==> flow/design.v <==
module PC(input clk, rst,
			 output reg [31:0] pc_out);
always@(posedge clk)
	if(rst != 1'b0)
		pc_out = pc_out+32'd4;
endmodule 
Step by step through the tools: PC
Tool output for the design above, in the order of the flow.
Lines are those of the file above, counted from 1.
Operators carry their Yosys type and port widths (W data, S select, Z words).
Cell names lack the library's common part.
{"block": "design", "top_module": "PC", "clk_port": "clk", "library": "sky130hd", "pvt_corner": "tt_025C_1v80"}

After elaboration
Yosys after proc, flatten, opt, wreduce and memory -nomap, before mapping. Enables and synchronous resets that opt folds into registers are not counted as muxes. Memory bits, and registers merged into a memory's read port (data or address), are not among the register bits. Print and check cells are not counted. Equal cells are merged and count once.
{"block": "word_totals", "reg_bits": 32, "inputBits": 2, "out_inout_bits": 32, "elab_cells": 2}
{"block": "op_classes", "n_addsub": 1}
{"block": "op_table", "operator": "$add A32 B3 Y32 const B", "n": 1}

Longest topological paths
Longest topological path by Yosys (ltp), each cell counted once; first at word level (registers and memories cut), then after technology mapping (sequential cells cut; the memories' decode and read muxes count).
{"block": "depth", "ltp_word": 1, "abc_area": 0, "mapped_depth": 5, "mapped_depth_nobuf": 5}

Synthesis result
The flow's flattened synthesis, as Yosys stat reports it; memories are mapped. The netlist is that of the ABC_AREA named above (0 if unset); the other value can give another one.
Totals and module areas in this step are rounded.
{"block": "types", "cell_type": "edfxtp_1", "n": 30, "type_area_um2": 900.864}
{"block": "types", "cell_type": "xnor2_1", "n": 19, "type_area_um2": 166.41}
{"block": "types", "cell_type": "xor2_1", "n": 9, "type_area_um2": 78.826}
{"block": "types", "cell_type": "nor4_4", "n": 3, "type_area_um2": 63.811}
{"block": "types", "cell_type": "nand3_1", "n": 10, "type_area_um2": 50.048}
{"block": "types", "cell_type": "nand2_1", "n": 10, "type_area_um2": 37.536}
{"block": "types", "cell_type": "nand4_1", "n": 6, "type_area_um2": 37.536}
{"block": "types", "cell_type": "and3_1", "n": 4, "type_area_um2": 25.024}
{"block": "types", "cell_type": "nor2_1", "n": 6, "type_area_um2": 22.522}
{"block": "types", "cell_type": "nand4_4", "n": 1, "type_area_um2": 21.27}
{"block": "types", "cell_type": "nand3_4", "n": 1, "type_area_um2": 17.517}
{"block": "types", "cell_type": "buf_4", "n": 2, "type_area_um2": 15.014}
{"block": "types", "cell_type": "nor3_1", "n": 3, "type_area_um2": 15.014}
{"block": "types", "cell_type": "ha_1", "n": 1, "type_area_um2": 12.512}
{"block": "types", "cell_type": "nand4_2", "n": 1, "type_area_um2": 12.512}
{"block": "types", "cell_type": "inv_1", "n": 3, "type_area_um2": 11.261}
{"block": "types", "cell_type": "nand3_2", "n": 1, "type_area_um2": 10.01}
{"block": "types", "cell_type": "nor4_1", "n": 1, "type_area_um2": 6.256}
Not listed: further types 2, cells in them 2.
{"block": "mapped", "stdcells": 113, "area_um2": 1510, "seqArea_um2": 901, "flip_flops": 30, "buffers": 2}

Timing after synthesis
Source: OpenSTA report_checks on the synthesized netlist (no wires, ideal clock, input and output delay 20% of the period each), path of least setup slack; recovery checks are left aside. Register names are those of the netlist, which keeps one name where synthesis merged equal registers.
{"block": "synth_path", "kind": "register to register", "from": "register pc_out[2]", "to": "register pc_out[30]", "clock_period_ns": 1.71, "setup_ns": 0.261, "launch_ns": 0.000, "t_arrival_ns": 1.475, "required_ns": 1.449, "setup_slack_ns": -0.025, "delay_ns": 1.736, "path_stages": 6, "path_buffers": 0, "period_less_setup_slack_ns": 1.735}
"delay_ns" is the arrival time less input delay plus setup time.
"path_stages" counts driving pins, that of a launching flip-flop among them; a cell with two outputs on the path counts twice.
"period_less_setup_slack_ns" = period - worst setup slack (recovery checks aside). The figure is calculated, with input and output delays left at 20% of the set period.
The rows between start and end are the longest chain of elaborated cells between them; the timing report does not say that the signal goes this way. Where chains are equally long, one stands for them.
A line is the first line of the expression or statement that the cell stems from. Yosys adds cells for indexed reads and writes and turns some case tables into memories.
{"block": "synth_between", "path_cell_list": "edfxtp_1 > ha_1 > nand3_1 > nor4_4 > nand4_1 > xnor2_1", "elab_chain_cells": 1, "cone_cells": 1, "cone_lines": 1, "classes_between": "add/sub (1)"}
{"block": "synth_rtl", "element": "from (decl)", "line_no": 2, "rtl": "output reg [31:0] pc_out);"}
{"block": "synth_rtl", "element": "from (assign)", "line_no": 5, "rtl": "pc_out = pc_out+32'd4;"}
{"block": "synth_rtl", "element": "$add A32 B3 Y32", "line_no": 5}
{"block": "synth_rtl", "element": "to (assign)", "line_no": 5}
{"block": "synth_rtl", "element": "to (decl)", "line_no": 2}

Path in the finished layout
Path of least setup slack in the final report of job 2 (OpenROAD, finished layout, wires in). Where an end is a register, its clock arrival counts in the times.
{"block": "layout_path", "kind": "register to register", "from": "register pc_out[2]", "to": "register pc_out[18]", "clock_period_ns": 1.91, "setup_ns": 0.24, "launch_ns": 0.28, "t_arrival_ns": 1.82, "required_ns": 1.94, "setup_slack_ns": 0.12, "path_stages": 7, "path_buffers": 1}
The rows between start and end are the longest chain of elaborated cells between them; the timing report does not say that the signal goes this way. Where chains are equally long, one stands for them.
{"block": "layout_between", "path_cell_list": "edfxtp_1 > ha_1 > nand3_1 > nor4_4 > buf_4 > nand3_1 > xnor2_1", "elab_chain_cells": 1, "cone_cells": 1, "cone_lines": 1, "classes_between": "add/sub (1)"}
{"block": "layout_rtl", "element": "from (decl)", "line_no": 2, "rtl": "output reg [31:0] pc_out);"}
{"block": "layout_rtl", "element": "from (assign)", "line_no": 5, "rtl": "pc_out = pc_out+32'd4;"}
{"block": "layout_rtl", "element": "$add A32 B3 Y32", "line_no": 5}
{"block": "layout_rtl", "element": "to (assign)", "line_no": 5}
{"block": "layout_rtl", "element": "to (decl)", "line_no": 2}

PC through Yosys and OpenROAD on sky130hd: 2 stored runs, unordered, with their settings and measured results. The constraints put input and output delay at 20% of the set period each and load the outputs with 0.01 pF.
"timing.achieved_period_ns": clock period set for the run, less the worst setup slack. It is reckoned from that one timing run; input and output delays stay at 20% of the period that was set.
"worstPathTime_ns" = time allowed to the worst setup path (clock period - input delay - output delay, where it has them) - its slack; a late launch clock adds to it, a late capture clock takes from it.
Measured values are rounded.

{"run": "job 1", "settings": { "period_ns": 3.77, "CORE_UTILIZATION": 65, "PLACE_DENSITY_LB_ADDON": 0.16, "CORE_ASPECT_RATIO": 0.98, "CELL_PAD_IN_SITES_GLOBAL_PLACEMENT": 3, "CTS_CLUSTER_SIZE": 22, "CAP_MARGIN": 20, "CORE_MARGIN": 2, "SLEW_MARGIN": 20 }, "outcome": "did not finish, placement stopped with FLW-0024"}
{"run": "job 2", "settings": { "period_ns": 1.91, "CORE_UTILIZATION": 28, "PLACE_DENSITY": 0.84, "CELL_PAD_IN_SITES_DETAIL_PLACEMENT": 0, "ABC_AREA": 0, "CAP_MARGIN": 20, "SLEW_MARGIN": 25, "MAX_ROUTING_LAYER": "met4", "CORE_MARGIN": 2 }, "results": { "ys_area_um2": 1510, "die_area_um2": 6010, "finish.stdcell_area_um2": 2050, "utilization_frac": 0.396, "worst_setup_slack_ns": 0.125, "setupTns_ns": 0.000, "hold_worst_slack_ns": 0.588, "timing.achieved_period_ns": 1.785, "worstPathTime_ns": 1.79, "worstPathKind": "register to register" }}
